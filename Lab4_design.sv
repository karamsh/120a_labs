==> flow/design.v <==
`timescale 1ns / 1ps
module fasystem_bh( 
input wire clk,  
input wire call_button , 
input wire cancel_button , 
output reg light_state
);
reg c_state ;
always @(*) begin
		case ({call_button,cancel_button})
		2'b00: c_state = light_state ? 'd1 : 'd0 ; 			
        2'b01: c_state = 'd0 ;
		2'b10: c_state = 'd1 ;
		2'b11: c_state = 'd1;
		default : c_state = 'd0 ;
		endcase 
end
always @( posedge clk ) begin
  light_state <= c_state ; 
end
endmodule
`timescale 1ns / 1ps
module clkdiv(clk,reset,clk_out);
	input clk;
	input reset;
	output clk_out;
  	reg [15:0] COUNT;
  assign clk_out=COUNT[15];
	always @(posedge clk)
	begin
		if (reset == 1'b1)
			COUNT <= 0;
		else
			COUNT <= COUNT + 1'b1;
	end
endmodule
From RTL to reports: clkdiv --
Tool output for the design above, in the order of the flow. Lines are those of the file above, counted from 1. Not given: -
Design: top module clkdiv, clock clk, cell library sky130hd, corner tt_025C_1v80

Elaborated design --
Counts by Yosys on the flattened word-level netlist (proc, flatten, opt, wreduce; memories kept). Register bits leave out memories and registers merged into their read ports (data or address); mux counts leave out enables and synchronous resets folded into registers. Print and check cells are left out. Cells with the same type and inputs are merged into one.
Bit counts: register bits 16, input port bits 2, output and inout bits 1, word-level cells 2
Operators by class: add/subtract/negate cells 1
Operators by type and width (number):
- 16-bit by 1-bit adder with 16-bit output with constant B | 1

Longest topological paths --
Depth = most cells in a row (Yosys ltp): at word level without a register or memory, in the mapped netlist without a sequential cell, where the memories' decode and read muxes count.
Depth: depth in word-level cells 1, ABC_AREA 0, depth in mapped cells 4, mapped depth without buffers 4

Mapped cells and area --
Yosys stat after the flow's synthesis: flattened, memories mapped to cells. It holds for the ABC_AREA given above (unset counts as 0); a run with the other value may have another netlist. The area totals of this step are shown rounded.
Mapped netlist: mapped cells 81, mapped area 760 um^2, flip-flop cells 16, buffers 3
Cells by type (number):
- sky130_fd_sc_hd__dfxtp_1 | 16
- sky130_fd_sc_hd__nor4_4 | 2
- sky130_fd_sc_hd__a21oi_1 | 7
- sky130_fd_sc_hd__mux2_1 | 3
- sky130_fd_sc_hd__nor2b_1 | 5
- sky130_fd_sc_hd__nand3_1 | 6
- sky130_fd_sc_hd__nor2_1 | 8
- sky130_fd_sc_hd__o31ai_1 | 4
- sky130_fd_sc_hd__or4_1 | 4
- sky130_fd_sc_hd__nand4_4 | 1
- sky130_fd_sc_hd__or3_1 | 3
- sky130_fd_sc_hd__xor2_1 | 2
- sky130_fd_sc_hd__nand2_1 | 4
- sky130_fd_sc_hd__o21ai_0 | 3
- sky130_fd_sc_hd__ha_1 | 1
- sky130_fd_sc_hd__nand4_2 | 1
- sky130_fd_sc_hd__nor4_1 | 2
- sky130_fd_sc_hd__buf_6 | 1
Other cell types: 5; their cells: 8.

Timing after synthesis --
OpenSTA on the mapped netlist: ideal clock, no wires. The path of least setup slack (recovery checks aside). Input and output delay are each 20% of the period. Register names are those of the netlist, which keeps one name where synthesis merged equal registers.
Timing after synthesis: kind register to register, start point reg COUNT[0], end point reg COUNT[14], period 1540 ps, setup time 123 ps, data arrival time 1357 ps, data required time 1417 ps, slack 59 ps, delay of the path 1480 ps, stages on the path 5, buffers on the path 0, synthesis period reached 1481 ps
"delay of the path" = arrival - input delay + setup time. "stages on the path": output pins that drive a net of the path, with the launching flip-flop's if there is one; two outputs of one cell count as two. "synthesis period reached" = period - worst setup slack (recovery checks aside). The figure is calculated, with input and output delays left at 20% of the set period. Between the ends stands the longest chain of elaborated cells between them, by number of cells; it is not shown to be the way that was timed. Of several equally long chains one is given. Each line given opens the expression or statement behind the cell; cells for indexed reads and writes are added by Yosys, which also makes memories of some case tables.
Between the ends, after synthesis: path through sky130_fd_sc_hd__dfxtp_1 sky130_fd_sc_hd__ha_1 sky130_fd_sc_hd__nand2_1 sky130_fd_sc_hd__nor4_4 sky130_fd_sc_hd__mux2_1, cells in the longest elaborated chain 1
RTL lines, path after synthesis:
- start: declaration | line 27 | reg [15:0] COUNT;
- start: assignment | line 32 | COUNT <= 0;
- start: assignment | line 34 | COUNT <= COUNT + 1'b1;
- 16-bit by 1-bit adder with 16-bit output | line 34
- end: assignment | line 32
- end: assignment | line 34
- end: declaration | line 27

Path in the finished layout --
From the final timing report of job 1: the path of least setup slack in the routed layout; clock arrival at registers is part of the times. The path's times are printed in steps of 10 ps; the period is the one set.
Timing post-layout: kind register to register, start point reg COUNT[5], end point reg COUNT[10], period 1030 ps, setup time 70 ps, data arrival time 1540 ps, data required time 1260 ps, slack -280 ps, stages on the path 4, buffers on the path 0
Between the ends stands the longest chain of elaborated cells between them, by number of cells; it is not shown to be the way that was timed. Of several equally long chains one is given.
Between the ends, post-layout: path through sky130_fd_sc_hd__dfxtp_4 sky130_fd_sc_hd__nand4_4 sky130_fd_sc_hd__or4_1 sky130_fd_sc_hd__a21oi_1, cells in the longest elaborated chain 1
RTL lines, path post-layout:
- start: declaration | line 27 | reg [15:0] COUNT;
- start: assignment | line 32 | COUNT <= 0;
- start: assignment | line 34 | COUNT <= COUNT + 1'b1;
- 16-bit by 1-bit adder with 16-bit output | line 34
- end: assignment | line 32
- end: assignment | line 34
- end: declaration | line 27

# Flow runs of clkdiv

Module clkdiv, platform sky130hd: 2 stored runs of the flow (Yosys, OpenROAD) with differing settings, in no particular order. Input and output delays are each 20% of the period that was set; the output load is 0.01 pF.
"clock period achieved" means the clock period less the worst setup slack. The figure is calculated, with input and output delays left at 20% of the set period.
"critical setup path time": the worst setup path's part of the clock period (all of it between registers, 20% less for each end at a port) less its slack. A launch clock that arrives late makes it longer, a capture clock that arrives late makes it shorter.
"total design power": no workload was simulated; the value follows from the tool's default switching activity.
"critical setup path time" is known to 10 ps.
The results are shown rounded.

* Job 1 | settings: period_ns 1.03; CORE_UTILIZATION 51; PLACE_DENSITY_LB_ADDON 0.18; CORE_ASPECT_RATIO 1.14; TNS_END_PERCENT 75; GPL_ROUTABILITY_DRIVEN 0; CTS_CLUSTER_DIAMETER 327; CAP_MARGIN 10; SLEW_MARGIN 10; MAX_ROUTING_LAYER met4; CORE_MARGIN 2 | results: mapped cell area after synthesis 760 um^2; die area 1800 um^2; standard-cell area after layout 1200 um^2; post-layout utilization 86%; setup slack of the worst path -280 ps; sum of negative setup slack -2700 ps; worst hold slack in the final report 570 ps; total design power 1100 µW; clock period achieved 1308 ps; critical setup path time 1310 ps; kind of the worst setup path register to register
* Job 2 | settings: period_ns 1.79; CORE_UTILIZATION 29; PLACE_DENSITY 0.52; HOLD_SLACK_MARGIN 0.16; CELL_PAD_IN_SITES_DETAIL_PLACEMENT 0; ABC_AREA 0; GPL_ROUTABILITY_DRIVEN 0; CTS_CLUSTER_SIZE 23; CTS_CLUSTER_DIAMETER 194; SLEW_MARGIN 5; MIN_ROUTING_LAYER met2; CAP_MARGIN 20; CORE_MARGIN 2 | results: mapped cell area after synthesis 760 um^2; die area 3100 um^2; standard-cell area after layout 860 um^2; post-layout utilization 35%; setup slack of the worst path 220 ps; sum of negative setup slack 0 ps; worst hold slack in the final report 480 ps; total design power 590 µW; clock period achieved 1572 ps; critical setup path time 1570 ps; kind of the worst setup path register to register
